==> flow/design.v <==
module MaquinasDeEstados(Clock, WriteRead, state1, state2, bus, newState1, newState2, WriteBack);
	input Clock;
	input [2:0] state1;
	input[2:0] state2;	 
	input [1:0] WriteRead;  
	output reg[2:0] bus;
	output reg[2:0] newState1;
	output reg[2:0] newState2;
	output reg[1:0] WriteBack;
	reg [1:0] hit;
	reg [1:0] miss;
	initial begin 
		bus = 3'b000; 
		newState1 = 3'b000; 
		newState2 = 3'b000;
		WriteBack = 2'b00;
		hit = 2'b00;
		miss = 2'b00;
	end
	always@(negedge Clock)begin
		WriteBack = 2'b00;
		if(state1 == 3'b100 && WriteRead == 2'b00)  
			begin
				newState1 = state1;	 
				newState2 = state2;
				bus = 3'b000;			 
				hit = 2'b01;			 
				miss = 2'b00;			 
			end
		if(state1 == 3'b100 && WriteRead == 2'b01)  
			begin
				newState1 = 3'b011; 	 
				newState2 = state2;	 
				bus = 3'b000;			 
				hit = 2'b01;			 
				miss = 2'b00;			 
			end
		if(state1 == 3'b010 && WriteRead == 2'b00)  
			begin
				newState1 = state1;	 
				newState2 = state2;	
				bus = 3'b000;			 
				hit = 2'b01;			 
				miss = 2'b00;			 
			end
		if(state1 == 3'b010 && WriteRead == 2'b01)  
			begin
				newState1 = 3'b011;	 
				bus = 3'b011;			 
				hit = 2'b00;			 
				miss = 2'b01;			 
			end
		if(state1 == 3'b011 && WriteRead == 2'b00)  
			begin
				newState1 = state1;	 
				newState2 = state2;
				bus = 3'b000;			 
				hit = 2'b01;			 
				miss = 2'b00;			 
			end
		if(state1 == 3'b011 && WriteRead == 2'b01)  
			begin
				newState1 = state1;	 
				newState2 = state2;
				bus = 3'b000;			 
				hit = 2'b00;			 
				miss = 2'b01;			 
			end
		if(state1 == 3'b001 && WriteRead == 2'b00)  
			begin
				bus = 3'b001; 			 
				hit = 2'b00;			 
				miss = 2'b01;			 
				newState2 = state2;	 
				if(state2 == 3'b010 || state2 == 3'b011 || state2 == 3'b100)  
					begin
						newState1 = 3'b010; 	 
					end
				else  
					begin
						newState1 = 3'b100; 	 
					end			
			end
		if(state1 == 3'b001 && WriteRead == 2'b01)  
			begin
				newState1 = 3'b011; 	 
				bus = 3'b010; 			 
				hit = 2'b00;			 
				miss = 2'b01;			 
			end
		if(bus == 3'b010 && state1 == 3'b001 && newState1 == 3'b011)  
			begin
				newState2 = 3'b001;  
			end
		if(state2 == 3'b100 && bus == 3'b001)  
			begin
				newState2 = 3'b010;  
			end
		if(state2 == 3'b100 && bus == 3'b0010)  
			begin
				newState2 = 3'b001;  
			end
		if(state1 == 3'b010 && state2 == 3'b010 && bus == 3'b011 && WriteRead == 2'b01)	 
			begin
				newState2 = 3'b001;  
			end
		if(state2 == 3'b011 && bus == 3'b001)	 
			begin
				newState2 = 3'b010;	 
				WriteBack = 2'b01;	 
			end
		if(state2 == 3'b011 && bus == 3'b010)	 
			begin
				newState2 = 3'b001;	 
				WriteBack = 2'b01;	 
			end
	end
endmodule
* Tool chain data of MaquinasDeEstados
The steps from the RTL of MaquinasDeEstados to its reports follow in flow order. Line numbers count from 1 in the design file above. Library cell names are shortened. The mark -- stands for no value.
Design: top MaquinasDeEstados, clock Clock, library sky130hd, timing corner tt_025C_1v80

* Elaborated design
Counts by Yosys on the flattened word-level netlist (proc, flatten, opt, wreduce; memories kept). Register bits leave out memories and registers merged into their read ports (data or address). Print and check cells are left out. Cells with the same type and inputs are merged into one.
Bit counts: bits in registers 11, latch bits 0, bits in writable memories 0, bits in read-only memories 0, clocked read ports x word width 0, memory cells 0, input port bits 9, output and inout port bits 11, cells after elaboration 69
Cells by class: $add $sub $neg 0, $mul 0, divide/modulo/power cells 0, $lt $le $gt $ge 0, eq/ne operators 12, shift-type cells 0, mux-type cells 29, bitwise logic cells 0, reductions and logical operators 23
Operators with widths (number):
- two-way mux 3 bit | 23
- == test 3 x 2 -> 1 bit (second input constant) | 7
- logical AND 1 bit | 17
- nonzero test 11 bit | 1
- two-way mux 2 bit | 5
- == test 3 x 1 -> 1 bit (second input constant) | 2
- == test 3 bit (second input constant) | 2
- nonzero test 6 bit | 1
- OR reduction 6 bit | 1
- logical OR 1 bit | 2
- == test 2 x 1 -> 1 bit (second input constant) | 1
- logical NOT 2 bit | 1
- two-way mux 1 bit | 1

* Longest topological paths
Depth = most cells in a row (Yosys ltp): at word level without a register or memory, in the mapped netlist without a sequential cell, where the memories' decode and read muxes count.
Depth: word-level depth 18, ABC_AREA 1, gate-level depth with buffers 17, mapped depth without buffers 17

* After synthesis
Yosys stat after the flow's synthesis: flattened, memories mapped to cells. It holds for the ABC_AREA given above (unset counts as 0); a run with the other value may have another netlist. The area totals of this step are shown rounded.
Cells by type:
- dfxtp_1 | number 10, total area 200.192 um^2
- nand2_1 | number 31, total area 116.362 um^2
- nand3_1 | number 18, total area 90.086 um^2
- inv_1 | number 22, total area 82.579 um^2
- nor2_2 | number 9, total area 56.304 um^2
- nor2_1 | number 14, total area 52.55 um^2
- nand3_2 | number 4, total area 40.038 um^2
- nand4_1 | number 5, total area 31.28 um^2
- nand2_2 | number 4, total area 25.024 um^2
- a21oi_4 | number 1, total area 16.266 um^2
- inv_2 | number 3, total area 11.261 um^2
- nor2_4 | number 1, total area 11.261 um^2
- a211oi_1 | number 1, total area 7.507 um^2
- buf_4 | number 1, total area 7.507 um^2
- a31oi_1 | number 1, total area 6.256 um^2
- nor3_1 | number 1, total area 5.005 um^2
- conb_1 | number 1, total area 3.754 um^2
Mapped netlist: cells in the netlist 127, cell area after synthesis 763 um^2, area of sequential cells 200 um^2, flip-flops 10, buffer cells 1

Add stored flow runs of MaquinasDeEstados

Flow measurements of MaquinasDeEstados on sky130hd: 2 stored runs with different settings, listed in no order. Input and output delays are each 20% of the period that was set; the output load is 0.01 pF.
"power" is the tool's figure for a default switching activity; nothing was simulated.
Results are given in rounded form.
[stored run 1] settings: period_ns=5.09, CORE_UTILIZATION=71, PLACE_DENSITY_LB_ADDON=0.29, CORE_ASPECT_RATIO=0.63, CELL_PAD_IN_SITES_DETAIL_PLACEMENT=1, TNS_END_PERCENT=90, ABC_AREA=1, GPL_ROUTABILITY_DRIVEN=1, CTS_CLUSTER_DIAMETER=81, CAP_MARGIN=15, SLEW_MARGIN=0, MIN_ROUTING_LAYER=met2, CORE_MARGIN=2
[stored run 1] result: did not finish, floorplanning stopped with PDN-0185
[stored run 2] settings: period_ns=8.69, CAP_MARGIN=20, CORE_MARGIN=2, CORE_UTILIZATION=40, SLEW_MARGIN=20
[stored run 2] result: chip area after synthesis (Yosys) 686 um^2, die area 2060 um^2, utilization 58.9%, worst setup slack after layout 0.733 ns, total negative slack 0.000 ns, worst hold slack 0.534 ns, power 0.168 mW
